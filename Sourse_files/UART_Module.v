==> flow/design.v <==
`timescale 1ns / 1ps
module Baud_Rate_Module (
    input wire sys_clk,
    input wire reset,  
    input wire [1:0] baud_select,  
    output wire baud_clk
);
reg [11:0] counter = 0;
reg clk_en_reg = 0;
reg [11:0] counter_max = 0;
always@(*)
begin
    case(baud_select)
    0: counter_max = 11'd1302;  
    1: counter_max = 11'd651;  
    2: counter_max = 11'd326;  
    3: counter_max = 11'd163;  
    default: counter_max = 11'd0;
    endcase
end
always @(posedge sys_clk or negedge reset) 
begin
    if (!reset) 
        begin
            counter <= 0;
            clk_en_reg <= 0;
        end
    else
        begin
            if (counter == counter_max) 
                begin
                counter <= 0;
                clk_en_reg <= 1;
            end 
            else 
                begin
                counter <= counter + 1;
                clk_en_reg <= 0;
            end
        end
end
assign baud_clk = clk_en_reg;
endmodule
`timescale 1ns / 1ps
module Parity_rx(
    input  wire [7:0] data_in,  
    input  wire parity_type,  
    input  wire received_parity,  
    output wire [7:0] data_out,  
    output wire parity_error  
);
assign data_out     = data_in;
assign parity_error = (parity_type == 1'b1) ? (received_parity != (~^data_in))  
                                             : (received_parity != (^data_in));  
endmodule
`timescale 1ns / 1ps
module Parity_tx(
    input  wire [7:0] data_in,  
    input  wire       parity_type,  
    output wire [7:0] data_out,  
    output wire       parity_out  
);
assign data_out   = data_in;
assign parity_out = (parity_type == 1'b1) ? ~^data_in : ^data_in;  
endmodule
`timescale 1ns / 1ps
module Receiver(
    input  wire sys_clk,
    input  wire reset,
    input  wire baud_clk,  
    input  wire rx_in,  
    output wire [7:0] data_out,  
    output wire parity_bit,  
    output wire data_ready,  
    output wire busy  
);
parameter IDLE = 3'b000;
parameter START_BIT = 3'b001;
parameter DATA_BITS = 3'b010;
parameter PARITY_BIT = 3'b011;
parameter STOP_BIT = 3'b100;
reg [2:0] state = IDLE;
reg [7:0] data_buffer = 0;
reg [3:0] baud_count = 0;  
reg [3:0] bit_count = 0;  
reg [7:0] data_out_reg = 0;
reg parity_bit_reg = 0;
reg data_ready_reg = 0;
reg busy_reg = 0;
always @(posedge sys_clk or negedge reset) begin
    if (!reset) begin
        state <= IDLE;
        data_buffer <= 0;
        bit_count <= 0;
        baud_count <= 0;
        data_out_reg <= 0;
        parity_bit_reg <= 0;
        data_ready_reg <= 0;
        busy_reg <= 0;
    end else begin
        data_ready_reg <= 0;
        if (baud_clk) begin
            case (state)
                IDLE: begin
                    busy_reg <= 0;
                    baud_count <= 0;
                    bit_count <= 0;
                    if (!rx_in) begin
                        state <= START_BIT;
                    end
                end
                START_BIT: begin
                    if (baud_count == 7) begin
                        if (rx_in == 0) begin
                            state <= DATA_BITS;
                            baud_count <= 0;
                            busy_reg <=1;
                        end else begin
                            state <= IDLE;   
                        end
                    end else begin
                        baud_count <= baud_count + 1;
                    end
                end
                DATA_BITS: begin
                    if (baud_count == 15) begin
                        data_buffer[bit_count] <= rx_in;
                        baud_count <= 0;
                        if (bit_count == 7) state <= PARITY_BIT;
                        bit_count <= bit_count + 1;
                    end else begin
                        baud_count <= baud_count + 1;
                    end
                end
                PARITY_BIT: begin
                    if (baud_count == 15) begin
                        parity_bit_reg <= rx_in;
                        baud_count <= 0;
                        state <= STOP_BIT;
                    end else begin
                        baud_count <= baud_count + 1;
                    end
                end
                STOP_BIT: begin
                    if (baud_count == 15) begin
                        if (rx_in) begin
                            data_out_reg <= data_buffer;
                            data_ready_reg <= 1;  
                            busy_reg <= 0; 
                        end
                        state <= IDLE;
                    end else begin
                        baud_count <= baud_count + 1;
                    end
                end
            endcase
        end
    end
end
assign data_out = data_out_reg;
assign parity_bit = parity_bit_reg;
assign data_ready = data_ready_reg;
assign busy = busy_reg;
endmodule
`timescale 1ns / 1ps
module Transmitter(
    input wire sys_clk,
    input wire reset,
    input wire clk_en,  
    input wire [7:0] data_in,
    input wire send_data,  
    input wire parity_in,  
    output wire tx_out,
    output wire tx_busy  
);
parameter IDLE = 3'b000;
parameter START_BIT = 3'b001;
parameter DATA_BITS = 3'b010;
parameter PARITY_BIT = 3'b011;
parameter STOP_BIT = 3'b100;
reg [2:0] state = IDLE;
reg [7:0] data_buffer;
reg [3:0] bit_count = 0;
reg tx_out_reg = 1;  
reg tx_busy_reg = 0;
reg [3:0] baud_count = 0;  
always @(posedge sys_clk or negedge reset) begin
    if (!reset) begin
        state <= IDLE;
        data_buffer <= 0;
        bit_count <= 0;
        tx_out_reg <= 1;
        tx_busy_reg <= 0;
        baud_count <= 0;
    end else begin
        case (state)
            IDLE: begin
                tx_out_reg <= 1;  
                tx_busy_reg <= 0;
                baud_count <= 0;
                if (send_data) begin
                    data_buffer <= data_in;
                    tx_busy_reg <= 1;
                    state <= START_BIT;
                end
            end
            START_BIT: begin
                if (clk_en) begin
                    tx_out_reg <= 0;  
                    if (baud_count == 15) begin
                        state <= DATA_BITS;
                        baud_count <= 0;
                        bit_count <= 0;
                    end else begin
                        baud_count <= baud_count + 1;
                    end
                end
            end
            DATA_BITS: begin
                if (clk_en) begin
                    tx_out_reg <= data_buffer[bit_count];  
                    if (baud_count == 15) begin
                        baud_count <= 0;
                        if (bit_count == 7) begin
                            state <= PARITY_BIT;
                        end
                        bit_count <= bit_count + 1;
                    end else begin
                        baud_count <= baud_count + 1;
                    end
                end
            end
            PARITY_BIT: begin
                if (clk_en) begin
                    tx_out_reg <= parity_in;  
                    if (baud_count == 15) begin
                        state <= STOP_BIT;
                        baud_count <= 0;
                    end else begin
                        baud_count <= baud_count + 1;
                    end
                end
            end
            STOP_BIT: begin
                if (clk_en) begin
                    tx_out_reg <= 1;  
                    if (baud_count == 15) begin
                        state <= IDLE;
                    end else begin
                        baud_count <= baud_count + 1;
                    end
                end
            end
        endcase
    end
end
assign tx_out = tx_out_reg;
assign tx_busy = tx_busy_reg;
endmodule
`timescale 1ns / 1ps
module UART_Module(
    input  wire sys_clk,
    input  wire reset,
    input  wire [1:0] baud_select,  
    input  wire [7:0] tx_data_in,   
    input  wire send_data,  
    input  wire parity_type,  
    input  wire rx_in,  
    output wire tx_out,  
    output wire tx_busy,  
    output wire [7:0] rx_data_out,  
    output wire rx_data_ready,  
    output wire rx_busy,  
    output reg parity_error  
);
    wire baud_clk;
    wire [7:0] tx_data_aligned;
    wire tx_parity_bit;
    wire [7:0] rx_data_raw;
    wire rx_parity_bit;
    wire rx_data_ready_int;
    wire parity_error_int;
    Baud_Rate_Module baud_gen_inst (
        .sys_clk(sys_clk),
        .reset(reset),
        .baud_select(baud_select),
        .baud_clk(baud_clk)
    );
    Parity_tx parity_tx_inst (
        .data_in(tx_data_in),
        .parity_type(parity_type),
        .data_out(tx_data_aligned),   
        .parity_out(tx_parity_bit)      
    );
    Transmitter tx_inst (
        .sys_clk(sys_clk),
        .reset(reset),
        .clk_en(baud_clk),         
        .data_in(tx_data_aligned),
        .send_data(send_data),
        .parity_in(tx_parity_bit),
        .tx_out(tx_out),
        .tx_busy(tx_busy)
    );
    Receiver rx_inst (
        .sys_clk(sys_clk),
        .reset(reset),
        .baud_clk(baud_clk),
        .rx_in(rx_in),
        .data_out(rx_data_raw),
        .parity_bit(rx_parity_bit),
        .data_ready(rx_data_ready_int),
        .busy(rx_busy)
    );
    Parity_rx parity_rx_inst (
        .data_in(rx_data_raw),
        .received_parity(rx_parity_bit),
        .parity_type(parity_type),
        .data_out(rx_data_out),
        .parity_error(parity_error_int)
    );
    always @(posedge sys_clk or negedge reset) begin
        if (!reset)
            parity_error <= 1'b0;
        else if (rx_data_ready_int)
            parity_error <= parity_error_int;
    end
    assign rx_data_ready = rx_data_ready_int;
endmodule
## Reports on UART_Module

The steps from the RTL of UART_Module to its reports follow in flow order.
Line numbers count from 1 in the design file above.
Operators: Yosys type, input widths -> output width; for muxes data width and select width s.
Library cell names are shortened.
Not given: n/a

| inputs | value |
|---|---|
| design top | UART_Module |
| clock | sys_clk |
| cell library | sky130hd |
| corner | tt_025C_1v80 |

## Word level

Yosys after proc, flatten, opt, wreduce and memory -nomap, before mapping. Memory bits, and registers merged into a memory's read port (data or address), are not among the register bits. Print and check cells are not counted. Equal cells are merged and count once.

| bit counts | value |
|---|---|
| memory bits (read-only) | 0 |
| RAM bits | 0 |
| output and inout bits | 13 |
| clocked read ports x word width | 0 |
| bits of input ports | 15 |
| cells after elaboration | 152 |
| bits in registers | 65 |
| memory cells | 0 |
| bits in latches | 0 |

| cells by class | value |
|---|---|
| reductions and logical operators | 26 |
| order comparisons | 0 |
| muxes and demuxes | 56 |
| shift operators | 3 |
| multipliers | 0 |
| add/sub/neg operators | 6 |
| divide/modulo/power cells | 0 |
| equality and inequality tests | 41 |
| bitwise gates (word level) | 3 |

Operator list:

| kind | number |
|---|---|
| $mux 4 | 13 |
| $pmux 12 s4 | 1 |
| $mux 3 | 16 |
| $pmux 3 s5 | 2 |
| $ne 2x1->1 const B | 11 |
| $ne 2x2->1 const B | 10 |
| $add 4x1->4 const B | 4 |
| $reduce_xnor 8->1 | 2 |
| $reduce_xor 8->1 | 2 |
| $pmux 4 s4 | 1 |
| $mux 1 | 16 |
| $pmux 4 s2 | 2 |
| $add 12x1->12 const B | 1 |
| $eq 12x12->1 | 1 |
| $eq 3x2->1 const B | 4 |
| $eq 4x3->1 const B | 3 |
| $reduce_and 4->1 | 3 |
| $pmux 4 s3 | 1 |
| $mux 12 | 1 |
| $reduce_and 11->1 | 1 |
| $reduce_and 5->1 | 2 |
| $reduce_bool 5->1 | 2 |
| $reduce_and 3->1 | 3 |
| $shift 1x5->8 | 1 |
| $shift 1x5->8 const A | 1 |
| $eq 4x4->1 const B | 2 |
| $shiftx 8x4->1 | 1 |
| $and 8x8->8 | 1 |

Not listed: further kinds 21, cells in them 27.

## Longest topological paths

Longest topological path by Yosys (ltp), each cell counted once; first at word level (registers and memories cut), then after technology mapping (sequential cells cut; the memories' decode and read muxes count).

| logic depth | value |
|---|---|
| depth in word-level cells | 5 |
| ABC_AREA | 1 |
| gate-level depth with buffers | 11 |

## After synthesis

The flow's flattened synthesis, as Yosys stat reports it; memories are mapped. The netlist is that of the ABC_AREA named above (0 if unset); the other value can give another one.

Cell types:

| type | number | area in all (µm²) |
|---|---|---|
| dfrtp_1 | 64 | 1.6E+03 |
| nand2_1 | 112 | 420.403 |
| inv_1 | 59 | 221.462 |
| nand3_1 | 37 | 185.178 |
| a21oi_1 | 27 | 135.13 |
| xor2_1 | 15 | 131.376 |
| ha_1 | 9 | 112.608 |
| nor2_1 | 30 | 112.608 |
| o21ai_0 | 22 | 110.106 |
| o21ai_1 | 22 | 110.106 |
| xnor2_1 | 10 | 87.584 |
| nor2_2 | 10 | 62.56 |
| inv_2 | 13 | 48.797 |
| nor2_4 | 4 | 45.043 |
| nand2_2 | 7 | 43.792 |
| nor3_1 | 8 | 40.038 |
| nand3b_1 | 5 | 37.536 |
| nand4_1 | 5 | 31.28 |

Other cell types: 20; their cells: 29.

| synthesis totals | value |
|---|---|
| chip area (Yosys) | 0.0037999 mm² |
| mapped cells | 488 |
| flip-flops | 65 |
| buffers | 4 |

## Timing after synthesis

Source: OpenSTA report_checks on the synthesized netlist (no wires, ideal clock, input and output delay 20% of the period each), path of least setup slack; recovery checks are left aside. Register names are those of the netlist, which keeps one name where synthesis merged equal registers.

| path post-synthesis | value |
|---|---|
| path kind | reg2reg |
| start point | register rx_inst.baud_count[0] |
| end point | register rx_inst.data_buffer[5] |
| arrival time | 1.398 ns |
| clock period | 1.96 ns |
| path delay | 1.521 ns |
| required time | 1.837 ns |
| path slack | 0.439 ns |
| buffers on the path | 0 |
| stages on the path | 11 |
| time at the first pin | 0.000 ns |
| synthesis period reached | 1.521 ns |

"path delay" is the arrival time less input delay plus setup time.
"stages on the path" counts driving pins, that of a launching flip-flop among them; a cell with two outputs on the path counts twice.
"synthesis period reached" = period - worst setup slack (recovery checks aside). The figure is calculated, with input and output delays left at 20% of the set period.
Between the ends stands the longest chain of elaborated cells between them, by number of cells; it is not shown to be the way that was timed. Of several equally long chains one is given.
A line is the first line of the expression or statement that the cell stems from. Yosys adds cells for indexed reads and writes and turns some case tables into memories.
At most two assigning lines are given for a register; there are more.

| between the ends, post-synthesis | value |
|---|---|
| path through | dfrtp_1 > ha_1 > nand2_1 > nor2_4 > nand2_2 > nor2_4 > inv_2 > nor2_4 > nand2_2 > o21ai_1 > o21ai_1 |
| length of the longest elaborated chain | 2 |
| elaborated cells between the ends (all ways) | 2 |
| classes of those cells | 1 x eq/ne; 1 x reduce/logical |

RTL lines, path post-synthesis:

| item | line | RTL |
|---|---|---|
| from (decl) | 84 | `reg [3:0] baud_count = 0;` |
| from (assign) | 122 | `baud_count <= baud_count + 1;` |
| from (assign) | 132 | `baud_count <= baud_count + 1;` |
| $eq 4x4->1 | 126 | `if (baud_count == 15) begin` |
| $reduce_and 3->1 | n/a |  |
| to (assign) | 93 | `data_buffer <= 0;` |
| to (assign) | 127 | `data_buffer[bit_count] <= rx_in;` |
| to (decl) | 83 | `reg [7:0] data_buffer = 0;` |

## Path in the finished layout

Path of least setup slack in the final report of run A (OpenROAD, finished layout, wires in). Where an end is a register, its clock arrival counts in the times.

| path post-layout | value |
|---|---|
| path kind | reg2out |
| start point | register tx_inst.tx_out_reg |
| end point | output port tx_out |
| stages on the path | 2 |
| output delay | 0.82 ns |
| arrival time | 1.38 ns |
| required time | 3.26 ns |
| time at the first pin | 0.33 ns |
| buffers on the path | 1 |
| path slack | 1.89 ns |
| clock period | 4.08 ns |

At most two assigning lines are given for a register; there are more.

| between the ends, post-layout | value |
|---|---|
| path through | dfstp_2 > clkdlybuf4s50_1 |
| length of the longest elaborated chain | 0 |
| elaborated cells between the ends (all ways) | 0 |
| source lines of those cells | 0 |

RTL lines, path post-layout:

| item | line | RTL |
|---|---|---|
| from (decl) | 184 | `reg tx_out_reg = 1;` |
| from (assign) | 221 | `tx_out_reg <= data_buffer[bit_count];` |
| from (assign) | 235 | `tx_out_reg <= parity_in;` |
| to (decl) | 269 | `output wire tx_out,` |

# Flow runs of UART_Module

Top module UART_Module; platform sky130hd; tools Yosys and OpenROAD; 2 stored runs in no particular order. Input and output delays are each 20% of the period that was set; the output load is 0.01 pF.
By "clock period reached" is meant the clock period of the run minus its worst setup slack. This is arithmetic on one report: input and output delays are still those of the set period (20% each).
"critical setup path time" means the part of the period allowed to the worst setup path (the constraints hold back 20% at inputs and 20% at outputs) less its slack; where the path has registers, the arrival times of their clocks count too.
By "total power of the final layout" is meant OpenSTA's value without simulated activity: inputs other than the clock are taken to toggle once in ten clock periods, and the tool carries that through the logic.

#### Run A

| setting | value |
|---|---|
| period_ns | `4.08` |
| CORE_UTILIZATION | `40` |
| SETUP_SLACK_MARGIN | `0.15` |
| PLACE_DENSITY_LB_ADDON | `0.15` |
| CORE_ASPECT_RATIO | `1.6` |
| CELL_PAD_IN_SITES_GLOBAL_PLACEMENT | `3` |
| ABC_AREA | `1` |
| GPL_TIMING_DRIVEN | `0` |
| CTS_CLUSTER_SIZE | `66` |
| MAX_ROUTING_LAYER | `met4` |
| CAP_MARGIN | `20` |
| CORE_MARGIN | `2` |
| SLEW_MARGIN | `20` |

| result | value |
|---|---|
| critical setup path time | 1.38 ns |
| kind of the worst setup path | reg2out |
| cell area after synthesis | 0.0037999 mm² |
| clock period reached | 2.193 ns |
| total negative setup slack | 0.000 ns |
| std-cell area (final layout) | 0.0045556 mm² |
| utilization of the finished layout | 48.7 % |
| total power of the final layout | 1569 uW |
| die size | 0.0103171 mm² |
| setup slack of the critical path | 1.887 ns |

#### Run B

| setting | value |
|---|---|
| period_ns | `2.44` |
| CORE_UTILIZATION | `68` |
| CAP_MARGIN | `20` |
| CORE_MARGIN | `2` |
| SLEW_MARGIN | `20` |

| result | value |
|---|---|
| critical setup path time | 2.18 ns |
| kind of the worst setup path | reg2reg |
| cell area after synthesis | 0.0035421 mm² |
| clock period reached | 2.181 ns |
| total negative setup slack | 0.000 ns |
| std-cell area (final layout) | 0.0040989 mm² |
| utilization of the finished layout | 80.8 % |
| total power of the final layout | 2038 uW |
| die size | 0.0058026 mm² |
| setup slack of the critical path | 0.259 ns |
